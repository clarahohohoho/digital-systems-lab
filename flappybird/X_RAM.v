==> flow/design.v <==
`timescale 1ns / 1ps
module X_RAM_NOREAD(clk,reset,Start, Stop, Ack, out_pipe, out_coin,
	X_Edge_OO_L,
	X_Edge_O1_L,
	X_Edge_O2_L,
	X_Edge_O3_L,
	X_Edge_O4_L,
	X_Edge_OO_R,
	X_Edge_O1_R,
	X_Edge_O2_R,
	X_Edge_O3_R,
	X_Edge_O4_R,
	X_Coin_OO_L,
	X_Coin_O1_L,
	X_Coin_O2_L,
	X_Coin_O3_L,
	X_Coin_O4_L,
	X_Coin_OO_R,
	X_Coin_O1_R,
	X_Coin_O2_R,
	X_Coin_O3_R,
	X_Coin_O4_R,
	shift_Coin,
	Q_Initial,
	Q_Count,
	Q_Stop);
 input clk,reset;
 input Start, Stop, Ack;
 output [9:0] X_Edge_OO_L;
 output [9:0] X_Edge_O1_L;
 output [9:0] X_Edge_O2_L;
 output [9:0] X_Edge_O3_L;
 output [9:0] X_Edge_O4_L;
 output [9:0] X_Edge_OO_R;
 output [9:0] X_Edge_O1_R;
 output [9:0] X_Edge_O2_R;
 output [9:0] X_Edge_O3_R;
 output [9:0] X_Edge_O4_R;
 output [9:0] X_Coin_OO_L;
 output [9:0] X_Coin_O1_L;
 output [9:0] X_Coin_O2_L;
 output [9:0] X_Coin_O3_L;
 output [9:0] X_Coin_O4_L;
 output [9:0] X_Coin_OO_R;
 output [9:0] X_Coin_O1_R;
 output [9:0] X_Coin_O2_R;
 output [9:0] X_Coin_O3_R;
 output [9:0] X_Coin_O4_R;
 output [1:0] shift_Coin;
 output	[2:0] out_pipe;
 output  [2:0] out_coin;
 output 	Q_Initial, Q_Count, Q_Stop;
 reg [9:0] array_X_Left [4:0];  
 reg [9:0] array_X_Right [4:0];  
 reg [9:0] array_X_Coin_Left [4:0];  
 reg [9:0] array_X_Coin_Right [4:0];  
 reg [2:0] out_pipe;
 reg [2:0] out_coin;
 reg shift_Coin;
 reg[2:0] state;
 parameter PIPE_WIDTH = 61;
 parameter COIN_WIDTH = 20;
 parameter INTERVAL = 142;
 localparam
			QInitial = 3'b001,
			QCount	= 3'b010,
			QStop = 3'b100,
			UNK		= 3'bXXX;
	assign {Q_Stop, Q_Count,
			Q_Initial } = state;
	parameter X0_init = 0;
	parameter X1_init = INTERVAL;
	parameter X2_init = 2*INTERVAL;
	parameter X3_init = 3*INTERVAL;
	parameter X4_init = 4*INTERVAL;
	parameter X0_init_2 = PIPE_WIDTH;
	parameter X1_init_2 = PIPE_WIDTH + INTERVAL;
	parameter X2_init_2 = PIPE_WIDTH + 2*INTERVAL;
	parameter X3_init_2 = PIPE_WIDTH + 3*INTERVAL;
	parameter X4_init_2 = PIPE_WIDTH + 4*INTERVAL;
	parameter X0_init_coin = 0;
	parameter X1_init_coin = INTERVAL;
	parameter X2_init_coin = 2*INTERVAL;
	parameter X3_init_coin = 3*INTERVAL;
	parameter X4_init_coin = 4*INTERVAL;
	parameter X0_init_coin_2 = COIN_WIDTH;
	parameter X1_init_coin_2 = COIN_WIDTH + INTERVAL;
	parameter X2_init_coin_2 = COIN_WIDTH + 2*INTERVAL;
	parameter X3_init_coin_2 = COIN_WIDTH + 3*INTERVAL;
	parameter X4_init_coin_2 = COIN_WIDTH + 4*INTERVAL;
	reg [2:0] out_temp_1;
	reg [2:0] out_temp_2;
	reg [2:0] out_temp_3;
	reg [2:0] out_temp_4;
	reg [2:0] out_coin_1;
	reg [2:0] out_coin_2;
	reg [2:0] out_coin_3;
	reg [2:0] out_coin_4;
integer i;
 always @ (posedge clk, posedge reset)
	begin  : X_RAM_logic
		if(reset)
		begin
			state <= QInitial;
		end
		else
		begin
			case(state)	 
				QInitial:
				begin
						array_X_Left[0] <= X0_init;
						array_X_Left[1] <= X1_init;
						array_X_Left[2] <= X2_init;
						array_X_Left[3] <= X3_init;
						array_X_Left[4] <= X4_init;
						array_X_Right[0] <= X0_init_2;
						array_X_Right[1] <= X1_init_2;
						array_X_Right[2] <= X2_init_2;
						array_X_Right[3] <= X3_init_2;
						array_X_Right[4] <= X4_init_2;
						array_X_Coin_Left[0] <= X0_init_coin;
						array_X_Coin_Left[1] <= X1_init_coin;
						array_X_Coin_Left[2] <= X2_init_coin;
						array_X_Coin_Left[3] <= X3_init_coin;
						array_X_Coin_Left[4] <= X4_init_coin;
						array_X_Coin_Right[0] <= X0_init_coin_2;
						array_X_Coin_Right[1] <= X1_init_coin_2;
						array_X_Coin_Right[2] <= X2_init_coin_2;
						array_X_Coin_Right[3] <= X3_init_coin_2;
						array_X_Coin_Right[4] <= X4_init_coin_2;
						out_pipe <= 2;  
						out_temp_1 <= 3;
						out_temp_2 <= 4;
						out_temp_3 <= 0;
						out_temp_4 <= 1;
						out_coin <= 2;  
						out_coin_1 <= 3;
						out_coin_2 <= 4;
						out_coin_3 <= 0;
						out_coin_4 <= 1;
					if(Start)  
						state <= QCount;
				end	
				QCount:
				begin
					if(Stop)
					begin
						state <= QStop;
					end
						for(i = 0; i < 5; i = i + 1)  
						begin
							array_X_Left[i] <= array_X_Left[i]-10'd1;
							array_X_Right[i] <= array_X_Right[i]-10'd1;
							array_X_Coin_Left[i] <= array_X_Coin_Left[i]-10'd1;
							array_X_Coin_Right[i] <= array_X_Coin_Right[i]-10'd1;
							if(array_X_Left[i] == 0)
							begin
								array_X_Left[i] <= 0;
							end
							if(array_X_Right[i] == 0)
							begin
								array_X_Left[i] <= 10'd640;
								array_X_Right[i] <= 10'd640 + PIPE_WIDTH;
							end
							if(array_X_Coin_Left[i] == 0)
							begin
								array_X_Coin_Left[i] <= 0;
							end
							if(array_X_Coin_Right[i] == 0)
							begin
								array_X_Coin_Left[i] <= 10'd640 + PIPE_WIDTH - COIN_WIDTH;
								array_X_Coin_Right[i] <= 10'd640 + PIPE_WIDTH;
							end
						end
						if(array_X_Right[out_pipe] < 230)  
						begin  
							out_pipe <= out_pipe + 1;
							if(out_pipe == 4)
								out_pipe <= 0;
							out_temp_1 <= out_temp_1 + 1;
							if(out_temp_1 == 4)
								out_temp_1 <= 0;
							out_temp_2 <= out_temp_2 + 1;
							if(out_temp_2 == 4)
								out_temp_2 <= 0;
							out_temp_3 <= out_temp_3 + 1;
							if(out_temp_3 == 4)
								out_temp_3 <= 0;
							out_temp_4 <= out_temp_4 + 1;
							if(out_temp_4 == 4)
								out_temp_4 <= 0;	
						end
						if(array_X_Coin_Right[out_coin] < 230)  
						begin  
							out_coin <= out_coin + 1;
							if(out_coin == 4)
								out_coin <= 0;
							out_coin_1 <= out_coin_1 + 1;
							if(out_coin_1 == 4)
								out_coin_1 <= 0;
							out_coin_2 <= out_coin_2 + 1;
							if(out_coin_2 == 4)
								out_coin_2 <= 0;
							out_coin_3 <= out_coin_3 + 1;
							if(out_coin_3 == 4)
								out_coin_3 <= 0;
							out_coin_4 <= out_coin_4 + 1;
							if(out_coin_4 == 4)
								out_coin_4 <= 0;
						end
						if(array_X_Coin_Right[out_coin] == 230)
							shift_Coin <= 1;
						else shift_Coin <= 0;
				end  
				QStop:
				begin
					if(Ack)
						state <= QInitial;
				end
				default:
					state <= UNK;
			endcase
		end
	end
 assign X_Edge_OO_L = array_X_Left[out_pipe];
 assign X_Edge_O1_L = array_X_Left[out_temp_1];
 assign X_Edge_O2_L = array_X_Left[out_temp_2];
 assign X_Edge_O3_L = array_X_Left[out_temp_3];
 assign X_Edge_O4_L = array_X_Left[out_temp_4];
 assign X_Edge_OO_R = array_X_Right[out_pipe];
 assign X_Edge_O1_R = array_X_Right[out_temp_1];
 assign X_Edge_O2_R = array_X_Right[out_temp_2];
 assign X_Edge_O3_R = array_X_Right[out_temp_3];
 assign X_Edge_O4_R = array_X_Right[out_temp_4];
 assign X_Coin_OO_L = array_X_Coin_Left[out_coin];
 assign X_Coin_O1_L = array_X_Coin_Left[out_coin_1];
 assign X_Coin_O2_L = array_X_Coin_Left[out_coin_2];
 assign X_Coin_O3_L = array_X_Coin_Left[out_coin_3];
 assign X_Coin_O4_L = array_X_Coin_Left[out_coin_4];
 assign X_Coin_OO_R = array_X_Coin_Right[out_coin];
 assign X_Coin_O1_R = array_X_Coin_Right[out_coin_1];
 assign X_Coin_O2_R = array_X_Coin_Right[out_coin_2];
 assign X_Coin_O3_R = array_X_Coin_Right[out_coin_3];
 assign X_Coin_O4_R = array_X_Coin_Right[out_coin_4];
endmodule
# [Step by step through the tools: X_RAM_NOREAD]
# What the tools print for X_RAM_NOREAD, step after step.
# Lines are those of the file above, counted from 1.
# Library cell names are shortened.
# A cell with n/a has no value.
[setup] top="X_RAM_NOREAD" clock_port="clk" cell_library="sky130hd" corner="tt_025C_1v80"

# [Word-level counts]
# Yosys after proc, flatten, opt, wreduce and memory -nomap, before mapping. Print and check cells are not counted. Equal cells are merged and count once.
[op_classes] addsub=30 multipliers=0 n_div=0 cmp=2 n_eq=49 shift=0 mux=107 logic=1 reduce_logical=36
[op_table] op="case mux 10 bit (select 5 bit)" count=20
[op_table] op="case mux 10 bit (select 2 bit)" count=20
[op_table] op="2-to-1 mux 10 bit" count=32
[op_table] op="subtractor 10 x 1 -> 10 bit (second input constant)" count=20
[op_table] op="zero test 10 bit" count=20
[op_table] op="2-to-1 mux 3 bit" count=23
[op_table] op="== test 3 x 2 -> 1 bit (second input constant)" count=21
[op_table] op="case mux 3 bit (select 2 bit)" count=10
[op_table] op="== test 3 x 1 -> 1 bit (second input constant)" count=11
[op_table] op="== test 3 bit (second input constant)" count=11
[op_table] op="adder 3 x 1 -> 3 bit (second input constant)" count=10
[op_table] op="zero test 3 bit" count=10
[op_table] op="< comparator 10 x 8 -> 1 bit (second input constant)" count=2
[op_table] op="== test 10 x 8 -> 1 bit (second input constant)" count=1
[op_table] op="inequality test 2 bit (second input constant)" count=5
[op_table] op="AND reduction 3 bit" count=3
[op_table] op="case mux 3 bit (select 3 bit)" count=1
[op_table] op="AND reduction 2 bit" count=2
[op_table] op="nonzero test 2 bit" count=1
[op_table] op="inverter 1 bit" count=1
[op_table] op="2-to-1 mux 1 bit" count=1
[bits] reg_bits=235 latch_bits=0 ram_bits=0 romBits=0 clocked_rd_ports_x_width=0 memories=0 output_inout_bits=211 word_cells=257

# [Logic depth]
# Yosys ltp: most cells in a row. Word level: on the elaborated netlist, between registers, memories and ports. Mapped: between sequential cells and ports; inverters and the memories' decode and read muxes count.
[logic_depth] ltp_word=6 abc_area=0 ltp_mapped=10 ltp_nobuf=7

# [Mapped cells and area]
# Yosys stat after the flow's synthesis: flattened, memories mapped to cells. It holds for the ABC_AREA given above (unset counts as 0); a run with the other value may have another netlist.
[mapped] cell_count=2302 yosys_area_mm2=0.019266 seqArea_mm2=0.007013 flip_flops=234
[types] cell_type="edfxtp_1" count=231 type_area_um2=6.94E+03
[types] cell_type="a22oi_1" count=373 type_area_um2=2.8E+03
[types] cell_type="a31oi_1" count=189 type_area_um2=1.18E+03
[types] cell_type="nor2_1" count=297 type_area_um2=1.11E+03
[types] cell_type="clkbuf_1" count=282 type_area_um2=1.06E+03
[types] cell_type="ha_1" count=73 type_area_um2=913.376
[types] cell_type="xnor2_1" count=71 type_area_um2=621.846
[types] cell_type="xor2_1" count=51 type_area_um2=446.678
[types] cell_type="nand2_1" count=110 type_area_um2=412.896
[types] cell_type="inv_1" count=89 type_area_um2=334.07
[types] cell_type="o21ai_0" count=62 type_area_um2=310.298
[types] cell_type="a21oi_1" count=61 type_area_um2=305.293
[types] cell_type="nor3_1" count=60 type_area_um2=300.288
[types] cell_type="or4_1" count=25 type_area_um2=187.68
[types] cell_type="nor4_1" count=26 type_area_um2=162.656
[types] cell_type="or3_1" count=26 type_area_um2=162.656
[types] cell_type="nor2b_1" count=25 type_area_um2=156.4
[types] cell_type="nand3_1" count=25 type_area_um2=125.12
# Not listed: further types 57, cells in them 226.

# [Path before layout]
# Path of least setup slack by OpenSTA after synthesis, without wires, with an ideal clock, recovery checks aside; 20% of the period is set as input and as output delay. Where synthesis merged equal registers, the netlist keeps one of their names.
[synth_path] path_type="in2reg" startpoint="in reset" endpoint="reg array_X_Coin_Left[0][0]" period_ps=6720 input_delay_ps=1344 setup_ps=552 t_first_pin_ps=1344 arrival_time_ps=5441 required_ps=6168 setup_slack_ps=728 delay_ps=4649 stages=3 path_buffers=0 period_less_setup_slack_ps=5992
# "delay_ps" = arrival - input delay + setup time.
# "stages": output pins that drive a net of the path, with the launching flip-flop's if there is one; two outputs of one cell count as two.
# "period_less_setup_slack_ps" is the clock period less the worst setup slack; recovery checks do not enter. This is arithmetic on one report: input and output delays are still those of the set period (20% each).
# The rows between start and end are the longest chain of elaborated cells between them; the timing report does not say that the signal goes this way. Where chains are equally long, one stands for them.
# Each line given opens the expression or statement behind the cell; cells for indexed reads and writes are added by Yosys, which also makes memories of some case tables.
# At most two assigning lines are given for a register; there are more.
[synth_via] cell_sequence="inv_1 > nand3_1 > inv_1" elab_chain_len=2 cone_cells=2 cone_lines=0
[synth_lines] item="from (decl)" line=27 source="input clk,reset;"
[synth_lines] item="inverter 1 bit"
[synth_lines] item="AND reduction 2 bit"
[synth_lines] item="to (assign)" line=121 source="array_X_Coin_Left[0] <= X0_init_coin;"
[synth_lines] item="to (assign)" line=154 source="array_X_Coin_Left[i] <= array_X_Coin_Left[i]-10'd1;"
[synth_lines] item="to (decl)" line=55 source="reg [9:0] array_X_Coin_Left [4:0];"

# [Worst path after layout]
# Path of least setup slack in the final report of entry A (OpenROAD, finished layout, wires in). Where an end is a register, its clock arrival counts in the times.
# The report prints the path's times to 10 ps; the period is as set.
[layout_path] path_type="reg2out" startpoint="reg out_pipe[0]" endpoint="out X_Edge_OO_R[5]" period_ps=6620 out_delay_ps=1320 t_first_pin_ps=580 arrival_time_ps=4070 required_ps=5300 setup_slack_ps=1220 stages=7 path_buffers=1
# The rows between start and end are the longest chain of elaborated cells between them; the timing report does not say that the signal goes this way. Where chains are equally long, one stands for them.
# At most two assigning lines are given for a register; there are more.
[layout_via] cell_sequence="edfxtp_1 > inv_1 > ha_1 > and2_1 > a21o_1 > mux2_2 > clkdlybuf4s50_1" elab_chain_len=2 cone_cells=6
[layout_lines] item="from (decl)" line=50 source="output [2:0] out_pipe;"
[layout_lines] item="from (assign)" line=131 source="out_pipe <= 2;"
[layout_lines] item="from (assign)" line=177 source="out_pipe <= out_pipe + 1;"
[layout_lines] item="== test 3 bit" line=230 source="assign X_Edge_OO_R = array_X_Right[out_pipe];"
[layout_lines] item="case mux 10 bit (select 5 bit)" line=230
[layout_lines] item="to (decl)" line=34 source="output [9:0] X_Edge_OO_R;"

==> runs of X_RAM_NOREAD <==
Module X_RAM_NOREAD, platform sky130hd: 2 stored runs of the flow (Yosys, OpenROAD) with differing settings, in no particular order. Input and output delays are each 20% of the period that was set; the output load is 0.01 pF.
"design_power_w" rests on the timing tool's default activity at the inputs, not on a simulated workload.

[flow] entry A: files
==> flow/run.sh <==
#!/bin/bash
# the make line also repeats the synthesis and layout settings of config.mk as NAME=value (left out here)
make -C /OpenROAD-flow-scripts/flow DESIGN_CONFIG=/design/flow/config.mk WORK_HOME=/design/flow/orfs CLKGATE_MAP_FILE= finish
==> flow/config.mk <==
export PLATFORM = sky130hd
export DESIGN_NAME = X_RAM_NOREAD
export DESIGN_NICKNAME = X_RAM_NOREAD
export VERILOG_FILES = /design/flow/design.v
export SDC_FILE = /design/flow/constraint.sdc
export NUM_CORES = 4
export LEC_CHECK = 0
export CAP_MARGIN = 20
export CORE_MARGIN = 2
export CORE_UTILIZATION = 40
export SLEW_MARGIN = 20
==> flow/constraint.sdc <==
create_clock -name core_clock -period 6.62 [get_ports {clk}]
set_input_delay 1.3240 -clock core_clock [delete_from_list [all_inputs] [get_ports {clk}]]
set_output_delay 1.3240 -clock core_clock [all_outputs]
set_load 0.01 [all_outputs]

[flow] entry A: metrics
[metrics] yosys.chip_area_mm2 = 0.019266
[metrics] design_power_w = 0.01394
[metrics] die_footprint_mm2 = 0.0499366
[metrics] utilization_pct = 46.6
[metrics] worst_setup_slack_ps = 1222

[flow] entry B: files
==> flow/run.sh <==
#!/bin/bash
# the make line also repeats the synthesis and layout settings of config.mk as NAME=value (left out here)
make -C /OpenROAD-flow-scripts/flow DESIGN_CONFIG=/design/flow/config.mk WORK_HOME=/design/flow/orfs CLKGATE_MAP_FILE= finish
==> flow/config.mk <==
export PLATFORM = sky130hd
export DESIGN_NAME = X_RAM_NOREAD
export DESIGN_NICKNAME = X_RAM_NOREAD
export VERILOG_FILES = /design/flow/design.v
export SDC_FILE = /design/flow/constraint.sdc
export NUM_CORES = 4
export LEC_CHECK = 0
export CAP_MARGIN = 15
export CELL_PAD_IN_SITES_GLOBAL_PLACEMENT = 1
export CORE_MARGIN = 2
export CORE_UTILIZATION = 64
export GPL_ROUTABILITY_DRIVEN = 1
export MAX_ROUTING_LAYER = met4
export PLACE_DENSITY_LB_ADDON = 0.21
export SLEW_MARGIN = 0
==> flow/constraint.sdc <==
create_clock -name core_clock -period 8.81 [get_ports {clk}]
set_input_delay 1.7620 -clock core_clock [delete_from_list [all_inputs] [get_ports {clk}]]
set_output_delay 1.7620 -clock core_clock [all_outputs]
set_load 0.01 [all_outputs]

[flow] entry B: stopped before the end: placement reported FLW-0024
