==> flow/design.v <==
`timescale 1ns / 1ps
module flight_control(Clk, reset, Start, Ack, Stop, BtnU, BtnD, Bird_X_L, Bird_X_R, Bird_Y_T, Bird_Y_B,
   q_Initial, q_Flight, q_Stop, PositiveSpeed, NegativeSpeed );
input 	Clk, reset, Start, Ack, Stop;
input 	BtnU, BtnD;
output [9:0] Bird_X_L;
output [9:0] Bird_X_R;
output [9:0] Bird_Y_T;
output [9:0] Bird_Y_B;
output [9:0] PositiveSpeed;
output [9:0] NegativeSpeed;
output q_Initial, q_Flight, q_Stop;
reg [2:0] state;
assign {q_Stop, q_Flight, q_Initial} = state;
reg [9:0] PositiveSpeed;
reg[9:0] pos_temp;
reg [9:0] NegativeSpeed;
reg [9:0] Bird_X_L;
reg [9:0] Bird_X_R;
reg [9:0] Bird_Y_T;
reg [9:0] Bird_Y_B;
localparam
			QInitial = 3'b001,
			QFlight	= 3'b010,
			QStop 	= 3'b100,
			UNK		= 3'bXXX;
reg j;
parameter step = 4;
parameter MIN_BIRD_Y = step;
parameter MAX_BIRD_Y = 767 - 128;
always @ (posedge Clk, posedge reset)
begin	
	if(reset)
	begin
		state <= QInitial;
	end
	else
	begin
		case(state)
			QInitial:
			begin
				if(Start)  
					state <= QFlight;
				PositiveSpeed <= 10'd0;
				NegativeSpeed <= 10'd0;
				Bird_X_L <= 10'd230;  
				Bird_X_R <= 10'd249;  
				Bird_Y_T <= 10'd220; 
				Bird_Y_B <= 10'd239;  
			end	
			QFlight:
			begin
				if(Stop)
					state <= QStop;
				else 
				begin
					j <= 0;
					if (BtnU & Bird_Y_T > MIN_BIRD_Y)
						begin
						Bird_Y_T <= Bird_Y_T - step;
						Bird_Y_B <= Bird_Y_B - step;
						end
					else if (BtnD & Bird_Y_B < MAX_BIRD_Y)
						begin
						Bird_Y_T <= Bird_Y_T + step;
						Bird_Y_B <= Bird_Y_B + step;
						end
				end
			end	
			QStop:
			begin
				if(Ack)
					state <= QInitial;
			end
			default:
				state <= UNK;
		endcase
	end
end
endmodule
# Step by step through the tools: flight_control
# Tool output for the design above, in the order of the flow.
# Line numbers count from 1 in the design file above.
# Operators: Yosys type, input widths -> output width; for muxes data width and select width s.
# Library cell names are shortened.
# Not given: --
[setup] top="flight_control" clock="Clk" lib="sky130hd" lib_corner="tt_025C_1v80"

# After elaboration
# Source: Yosys, flattened and elaborated, memories not mapped. Widths are those after wreduce. Registers that Yosys merges into a memory's read port (data or address) are not register bits. Print and check cells do not count. Equal cells are merged and count once.
[word_totals] ff_bits=23 latch_bits=0 mem_bits_rw=0 romBits=0 clocked_rd_ports_x_width=0 memories=0 in_bits=7 output_inout_bits=63 word_cells=35
[op_classes] add_sub_neg=4 n_mul=0 n_div=0 cmp=2 n_eq=8 shift=0 muxes=12 logic=3 reduce_logical=3
[op_table] op="$mux 10" n=6
[op_table] op="$pmux 10 s2" n=2
[op_table] op="$add 10x3->10 const B" n=2
[op_table] op="$sub 10x3->10 const B" n=2
[op_table] op="$lt 10x10->1 const B" n=1
[op_table] op="$gt 10x3->1 const B" n=1
[op_table] op="$pmux 3 s3" n=1
[op_table] op="$mux 3" n=3
[op_table] op="$ne 2x2->1 const B" n=4
[op_table] op="$reduce_and 4->1" n=1
[op_table] op="$eq 3x1->1 const B" n=1
[op_table] op="$eq 3x2->1 const B" n=1
[op_table] op="$eq 3x3->1 const B" n=1
[op_table] op="$ne 3x3->1 const B" n=1
[op_table] op="$reduce_and 3->1" n=1
[op_table] op="$and 1x1->1" n=2
[op_table] op="$reduce_bool 2->1" n=1
[op_table] op="$not 1->1" n=1

# Logic depth
# Depth = most cells in a row (Yosys ltp): at word level without a register or memory, in the mapped netlist without a sequential cell, where the memories' decode and read muxes count.
[logic_depth] depth_word=6 abc_area=0 mapped_depth=10 ltp_nobuf=10

# Synthesis result
# Yosys stat after the flow's synthesis: flattened, memories mapped to cells. It holds for the ABC_AREA given above (unset counts as 0); a run with the other value may have another netlist.
# The area totals of this step are shown rounded.
[mapped] cells=200 synth_area_um2=1770 sequential_area_um2=557 ffs=19 buffers=53
[types] type="edfxtp_1" n=16 type_area_um2=480.461
[types] type="buf_4" n=44 type_area_um2=330.317
[types] type="mux2i_1" n=11 type_area_um2=110.106
[types] type="nor2_1" n=14 type_area_um2=52.55
[types] type="dfrtp_1" n=2 type_area_um2=50.048
[types] type="ha_1" n=4 type_area_um2=50.048
[types] type="nand2_1" n=13 type_area_um2=48.797
[types] type="a21oi_1" n=8 type_area_um2=40.038
[types] type="nand3_1" n=8 type_area_um2=40.038
[types] type="buf_6" n=3 type_area_um2=33.782
[types] type="dfstp_2" n=1 type_area_um2=26.275
[types] type="and3_1" n=4 type_area_um2=25.024
[types] type="nor3_1" n=5 type_area_um2=25.024
[types] type="nor4_1" n=4 type_area_um2=25.024
[types] type="clkbuf_1" n=6 type_area_um2=22.522
[types] type="inv_1" n=6 type_area_um2=22.522
[types] type="nor3b_1" n=3 type_area_um2=22.522
[types] type="o31ai_4" n=1 type_area_um2=21.27
# Not listed: further types 29, cells in them 47.

# Timing after synthesis
# OpenSTA on the mapped netlist: ideal clock, no wires. The path of least setup slack (recovery checks aside). Input and output delay are each 20% of the period. Register names are those of the netlist, which keeps one name where synthesis merged equal registers.
[synth_timing] path_kind="register -> register" start="register Bird_Y_T[4]" end="register Bird_Y_B[8]" tclk_ps=3320 setup_ps=261 launch_ps=0 arrival_ps=2457 required_time_ps=3059 path_slack_ps=602 path_delay_ps=2718 stages=11 n_path_buf=2 period_less_setup_slack_ps=2718
# "path_delay_ps" is the arrival time less input delay plus setup time.
# "stages": output pins that drive a net of the path, with the launching flip-flop's if there is one; two outputs of one cell count as two.
# "period_less_setup_slack_ps" = period - worst setup slack (recovery checks aside). The figure is calculated, with input and output delays left at 20% of the set period.
# Between the ends stands the longest chain of elaborated cells between them, by number of cells; it is not shown to be the way that was timed. Of several equally long chains one is given.
# A line is the first line of the expression or statement that the cell stems from. Yosys adds cells for indexed reads and writes and turns some case tables into memories.
# At most two assigning lines are given for a register; there are more.
# The path ends at the data pin of a flip-flop with enable; ways to the enable are not counted.
[synth_via] path_cell_list="edfxtp_1 buf_6 or4_4 buf_6 o31ai_4 xnor2_1 ha_1 and3_1 and3_1 mux2i_1 mux2i_1" elab_chain_len=5 cells_between=5 lines_between=3 cone_classes="1 x compare; 3 x mux; 1 x logic"
[synth_rtl] element="start: declaration" line=8 text="output [9:0] Bird_Y_T;"
[synth_rtl] element="start: assignment" line=60 text="Bird_Y_T <= Bird_Y_T - step;"
[synth_rtl] element="start: assignment" line=65 text="Bird_Y_T <= Bird_Y_T + step;"
[synth_rtl] element="$gt 10x3->1" line=58 text="if (BtnU & Bird_Y_T > MIN_BIRD_Y)"
[synth_rtl] element="$and 1x1->1" line=58
[synth_rtl] element="$mux 10" line=58
[synth_rtl] element="$mux 10" line=53 text="if(Stop)"
[synth_rtl] element="$pmux 10 s2" line=39 text="case(state)"
[synth_rtl] element="end: assignment" line=61 text="Bird_Y_B <= Bird_Y_B - step;"
[synth_rtl] element="end: assignment" line=66 text="Bird_Y_B <= Bird_Y_B + step;"
[synth_rtl] element="end: declaration" line=9 text="output [9:0] Bird_Y_B;"

# Timing after layout
# Path of least setup slack in the final report of stored run 1 (OpenROAD, finished layout, wires in). Where an end is a register, its clock arrival counts in the times.
# The report prints the path's times to 10 ps; the period is as set.
[layout_timing] path_kind="register -> register" start="register Bird_Y_T[6]" end="register Bird_Y_B[8]" tclk_ps=3880 setup_ps=250 launch_ps=260 arrival_ps=2990 required_time_ps=3890 path_slack_ps=900 stages=9 n_path_buf=0
# Between the ends stands the longest chain of elaborated cells between them, by number of cells; it is not shown to be the way that was timed. Of several equally long chains one is given.
# At most two assigning lines are given for a register; there are more.
# The path ends at the data pin of a flip-flop with enable; ways to the enable are not counted.
[layout_via] path_cell_list="edfxtp_1 or4_4 o31ai_4 xnor2_1 ha_1 and3_1 and3_1 mux2i_1 mux2i_1" elab_chain_len=5 cells_between=5 lines_between=3 cone_classes="1 x compare; 3 x mux; 1 x logic"
[layout_rtl] element="start: declaration" line=8 text="output [9:0] Bird_Y_T;"
[layout_rtl] element="start: assignment" line=60 text="Bird_Y_T <= Bird_Y_T - step;"
[layout_rtl] element="start: assignment" line=65 text="Bird_Y_T <= Bird_Y_T + step;"
[layout_rtl] element="$gt 10x3->1" line=58 text="if (BtnU & Bird_Y_T > MIN_BIRD_Y)"
[layout_rtl] element="$and 1x1->1" line=58
[layout_rtl] element="$mux 10" line=58
[layout_rtl] element="$mux 10" line=53 text="if(Stop)"
[layout_rtl] element="$pmux 10 s2" line=39 text="case(state)"
[layout_rtl] element="end: assignment" line=61 text="Bird_Y_B <= Bird_Y_B - step;"
[layout_rtl] element="end: assignment" line=66 text="Bird_Y_B <= Bird_Y_B + step;"
[layout_rtl] element="end: declaration" line=9 text="output [9:0] Bird_Y_B;"

# Measured data: module flight_control, platform sky130hd, 2 stored runs of the flow under differing settings, order arbitrary. Input and output delays are each 20% of the period that was set; the output load is 0.01 pF.
# "achieved_period_ps" means the clock period less the worst setup slack. The figure is calculated, with input and output delays left at 20% of the set period.
# "timing.worst_path_ps" means the part of the period allowed to the worst setup path (the constraints hold back 20% at inputs and 20% at outputs) less its slack; where the path has registers, the arrival times of their clocks count too.
# "fin_power_uw": no workload was simulated; the value follows from the tool's default switching activity.
# "timing.worst_path_ps" is known to 10 ps.
# Results are given in rounded form.
run="stored run 1" settings period_ns=3.88 CORE_UTILIZATION=51 SETUP_SLACK_MARGIN=0.77 PLACE_DENSITY_LB_ADDON=0.18 CORE_ASPECT_RATIO=0.59 CELL_PAD_IN_SITES_GLOBAL_PLACEMENT=0 CELL_PAD_IN_SITES_DETAIL_PLACEMENT=0 TNS_END_PERCENT=15 GPL_ROUTABILITY_DRIVEN=1 MIN_ROUTING_LAYER="met2" MAX_ROUTING_LAYER="met4" CAP_MARGIN=20 CORE_MARGIN=2 SLEW_MARGIN=20
run="stored run 1" results post_synth_area_um2=1770 die_um2=3980 cell_area_final_um2=1920 util_pct=57.6 setup_worst_slack_ps=902 tns_ps=0 ws_hold_ps=536 fin_power_uw=932 achieved_period_ps=2978 timing.worst_path_ps=2980 worst_path_kind="register -> register"
run="stored run 2" settings period_ns=2.94 CORE_UTILIZATION=24 SETUP_SLACK_MARGIN=-0.21 PLACE_DENSITY_LB_ADDON=0.25 CORE_ASPECT_RATIO=0.95 CORE_MARGIN=8 ABC_AREA=0 CTS_CLUSTER_DIAMETER=286 SLEW_MARGIN=5 MIN_ROUTING_LAYER="met2" MAX_ROUTING_LAYER="met4" CAP_MARGIN=20
run="stored run 2" results post_synth_area_um2=1770 die_um2=10400 cell_area_final_um2=2040 util_pct=28.4 setup_worst_slack_ps=280 tns_ps=0 ws_hold_ps=525 fin_power_uw=1250 achieved_period_ps=2660 timing.worst_path_ps=2660 worst_path_kind="register -> register"
